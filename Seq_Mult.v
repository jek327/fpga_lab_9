==> flow/design.v <==
`timescale 1ns / 1ps
module Seq_Mult (
    input        clk,
    input        rst,
    input  [3:0] a,
    input  [3:0] b,
    output reg [7:0] p
);
    reg [3:0]  operand_b;
    reg [2:0]  shift_count;
    reg [7:0]  partial_product;
    reg [7:0]  multiplicand;
    reg [1:0] PS, NS;
    parameter S_IDLE = 2'b00;
    parameter S_CALC = 2'b01;
    parameter S_DONE = 2'b10;
    always @(posedge clk or posedge rst) begin
        if (rst)
            PS <= S_IDLE;
        else
            PS <= NS;
    end
    always @(*) begin
        case (PS)
            S_IDLE:  NS = S_CALC;
            S_CALC:  NS = (shift_count == 3'd4) ? S_DONE : S_CALC;
            S_DONE:  NS = S_IDLE;
            default: NS = S_IDLE;
        endcase
    end
    always @(posedge clk or posedge rst) begin
        if (rst) begin
            multiplicand     <= 8'd0;
            operand_b        <= 4'd0;
            partial_product  <= 8'd0;
            shift_count      <= 3'd0;
            p                <= 8'd0;
        end else begin
            case (PS)
                S_IDLE: begin
                    multiplicand    <= {4'b0000, a};   
                    operand_b       <= b;
                    partial_product <= 8'd0;
                    shift_count     <= 3'd0;
                end
                S_CALC: begin
                    if (operand_b[0])
                        partial_product <= partial_product + multiplicand;
                    multiplicand <= multiplicand << 1;
                    operand_b    <= operand_b >> 1;
                    shift_count  <= shift_count + 1'b1;
                end
                S_DONE: begin
                    p <= partial_product;
                end
            endcase
        end
    end
endmodule
# Tool chain data of Seq_Mult
# What the tools print for Seq_Mult, step after step.
# Lines are those of the file above, counted from 1.
# A cell with n/a has no value.
dict set report inputs {
  design {Seq_Mult}
  clk_port {clk}
  lib {sky130hd}
  lib_corner {tt_025C_1v80}
}

# Word-level counts
# Source: Yosys, flattened and elaborated, memories not mapped. Widths are those after wreduce. Registers that Yosys merges into a memory's read port (data or address) are not register bits. Print and check cells do not count. Equal cells are merged and count once.
dict set report word_totals {
  reg_bits 33
  input_bits 10
  output_inout_bits 8
  elab_cells 22
}
dict set report op_classes {
  add_sub_neg 2
  eq_ne 4
  n_mux 7
  n_reduce_logical 3
}
# op count
set ops {}
lappend ops {{8-bit case mux with 2-bit select} 2}
lappend ops {{8-bit adder} 1}
lappend ops {{4-bit case mux with 2-bit select} 1}
lappend ops {{8-bit two-way mux} 1}
lappend ops {{3-bit case mux with 2-bit select} 1}
lappend ops {{2-bit case mux with 2-bit select} 1}
lappend ops {{3-bit by 1-bit adder with 3-bit output (second input constant)} 1}
lappend ops {{3-bit equality test (second input constant)} 1}
lappend ops {{2-bit by 1-bit equality test with 1-bit output (second input constant)} 1}
lappend ops {{2-bit equality test (second input constant)} 1}
lappend ops {{2-bit inequality test (second input constant)} 1}
lappend ops {{2-bit zero test} 1}
lappend ops {{2-bit AND reduction} 1}
lappend ops {{2-bit nonzero test} 1}
lappend ops {{2-bit two-way mux} 1}

# Depth
# Yosys ltp: most cells in a row. Word level: on the elaborated netlist, between registers, memories and ports. Mapped: between sequential cells and ports; inverters and the memories' decode and read muxes count.
dict set report depth {
  ltp_word 3
  ABC_AREA 1
  ltp_mapped 8
  ltp_nobuf 8
}

# Synthesis result
# Yosys stat after the flow's synthesis: flattened, memories mapped to cells. It holds for the ABC_AREA given above (unset counts as 0); a run with the other value may have another netlist.
# Totals and module areas in this step are rounded.
dict set report synth_totals {
  stdcells 189
  area_um2 1700
  sequential_area_um2 850
  ffs 34
}
# type count area_total_um2
set types {}
lappend types {sky130_fd_sc_hd__dfrtp_1 33 825.792}
lappend types {sky130_fd_sc_hd__nand2_1 54 202.694}
lappend types {sky130_fd_sc_hd__ha_1 9 112.608}
lappend types {sky130_fd_sc_hd__inv_1 25 93.84}
lappend types {sky130_fd_sc_hd__nand3_1 13 65.062}
lappend types {sky130_fd_sc_hd__nor2_1 12 45.043}
lappend types {sky130_fd_sc_hd__a21oi_1 8 40.038}
lappend types {sky130_fd_sc_hd__o22ai_1 6 37.536}
lappend types {sky130_fd_sc_hd__mux2_2 3 33.782}
lappend types {sky130_fd_sc_hd__dfstp_2 1 26.275}
lappend types {sky130_fd_sc_hd__nand2_2 4 25.024}
lappend types {sky130_fd_sc_hd__fa_1 1 20.019}
lappend types {sky130_fd_sc_hd__nor2_8 1 20.019}
lappend types {sky130_fd_sc_hd__o21ai_0 4 20.019}
lappend types {sky130_fd_sc_hd__o211ai_2 1 12.512}
lappend types {sky130_fd_sc_hd__inv_2 3 11.261}
lappend types {sky130_fd_sc_hd__o21ai_1 2 10.01}
lappend types {sky130_fd_sc_hd__a22o_1 1 8.758}
# Other cell types: 8; their cells: 8.

# Path before layout
# Path of least setup slack by OpenSTA after synthesis, without wires, with an ideal clock, recovery checks aside; 20% of the period is set as input and as output delay. Where synthesis merged equal registers, the netlist keeps one of their names.
dict set report synth_path {
  path_kind {register to register}
  from {register (name not given)}
  to {register (name not given)}
  period_ns 1.67
  setup_ns 0.126
  arrival_ns 1.287
  t_required_ns 1.544
  setup_slack_ns 0.257
  delay_ns 1.413
  driving_pins 7
  n_path_buf 0
  synth_period_reached_ns 1.413
}
# "delay_ns" is the arrival time less input delay plus setup time.
# "driving_pins": output pins that drive a net of the path, with the launching flip-flop's if there is one; two outputs of one cell count as two.
# "synth_period_reached_ns" is the clock period less the worst setup slack; recovery checks do not enter. This is arithmetic on one report: input and output delays are still those of the set period (20% each).
# Between the ends stands the longest chain of elaborated cells between them, by number of cells; it is not shown to be the way that was timed. Of several equally long chains one is given.
# A line is the first line of the expression or statement that the cell stems from. Yosys adds cells for indexed reads and writes and turns some case tables into memories.
dict set report synth_between {
  cell_sequence {sky130_fd_sc_hd__dfrtp_1 > sky130_fd_sc_hd__ha_1 > sky130_fd_sc_hd__fa_1 > sky130_fd_sc_hd__nand2_1 > sky130_fd_sc_hd__nand3_1 > sky130_fd_sc_hd__nor2_1 > sky130_fd_sc_hd__o22ai_1}
  elab_chain_cells 3
  cone_cells 3
  lines_between 3
}
# item line
set synth_rtl {}
lappend synth_rtl {{from (decl)} 11}
lappend synth_rtl {{from (assign)} 35}
lappend synth_rtl {{from (assign)} 48}
lappend synth_rtl {{8-bit adder} 48}
lappend synth_rtl {{8-bit two-way mux} 47} ;# if (operand_b[0])
lappend synth_rtl {{8-bit case mux with 2-bit select} 39} ;# case (PS)
lappend synth_rtl {{to (assign)} 35}
lappend synth_rtl {{to (assign)} 48}
lappend synth_rtl {{to (decl)} 11}

# Worst path after layout
# Path of least setup slack in the final report of flow run 1 (OpenROAD, finished layout, wires in). Where an end is a register, its clock arrival counts in the times.
dict set report layout_path {
  path_kind {register to register}
  from {register (name not given)}
  to {register (name not given)}
  period_ns 1.37
  setup_ns 0.06
  arrival_ns 1.89
  t_required_ns 1.65
  setup_slack_ns -0.24
  driving_pins 7
  n_path_buf 0
}
# Between the ends stands the longest chain of elaborated cells between them, by number of cells; it is not shown to be the way that was timed. Of several equally long chains one is given.
dict set report layout_between {
  cell_sequence {sky130_fd_sc_hd__dfrtp_1 > sky130_fd_sc_hd__ha_4 > sky130_fd_sc_hd__a21oi_1 > sky130_fd_sc_hd__nand3_1 > sky130_fd_sc_hd__nand2_1 > sky130_fd_sc_hd__nand3_1 > sky130_fd_sc_hd__nand2_1}
  elab_chain_cells 3
  cone_cells 3
  lines_between 3
}
# item line
set layout_rtl {}
lappend layout_rtl {{from (decl)} 11}
lappend layout_rtl {{from (assign)} 35}
lappend layout_rtl {{from (assign)} 48}
lappend layout_rtl {{8-bit adder} 48}
lappend layout_rtl {{8-bit two-way mux} 47} ;# if (operand_b[0])
lappend layout_rtl {{8-bit case mux with 2-bit select} 39} ;# case (PS)
lappend layout_rtl {{to (assign)} 35}
lappend layout_rtl {{to (assign)} 48}
lappend layout_rtl {{to (decl)} 11}

; Measured results for Seq_Mult: 2 stored runs of the Yosys and OpenROAD flow on sky130hd. The settings differ; the order carries no meaning. The constraints put input and output delay at 20% of the set period each and load the outputs with 0.01 pF.
; By "achievedPeriod_ns" is meant the clock period of the run minus its worst setup slack. This is arithmetic on one report: input and output delays are still those of the set period (20% each).
; By "worstPathTime_ns" is meant the share of the clock period that the worst setup path is allowed (20% is reserved at inputs, 20% at outputs), minus its slack. Clock arrival times at its registers enter into it.
; "total_power_uw" is the tool's figure for a default switching activity; nothing was simulated.
; The measured numbers are rounded.

[flow run 1: settings]
period_ns = 1.37
CORE_UTILIZATION = 71
PLACE_DENSITY = 0.81
HOLD_SLACK_MARGIN = 0.07
CORE_ASPECT_RATIO = 0.69
CORE_MARGIN = 2
CELL_PAD_IN_SITES_DETAIL_PLACEMENT = 0
ABC_AREA = 1
SLEW_MARGIN = 20
MIN_ROUTING_LAYER = met1
CAP_MARGIN = 20
[flow run 1: results]
worst_setup_slack_ns = -0.24
total_power_uw = 1600
total_die_area_um2 = 2800
worstPathTime_ns = 1.61
worst_path_kind = register to register
achievedPeriod_ns = 1.606
final_util_pct = 97
stdcell_area_um2 = 2100
synth_area_um2 = 1700
timing.setup.tns_ns = -0.96

[flow run 2: settings]
period_ns = 3.44
CORE_UTILIZATION = 43
PLACE_DENSITY_LB_ADDON = 0.16
HOLD_SLACK_MARGIN = 0.19
CORE_ASPECT_RATIO = 0.67
CELL_PAD_IN_SITES_GLOBAL_PLACEMENT = 2
GPL_TIMING_DRIVEN = 0
CTS_CLUSTER_SIZE = 82
CAP_MARGIN = 25
CORE_MARGIN = 2
SLEW_MARGIN = 20
[flow run 2: results]
synth_area_um2 = 1700
stdcell_area_um2 = 2000
timing.setup.tns_ns = 0.000
total_die_area_um2 = 4400
worstPathTime_ns = 1.92
worst_path_kind = register to register
worst_setup_slack_ns = 1.5
total_power_uw = 720
final_util_pct = 54
achievedPeriod_ns = 1.919
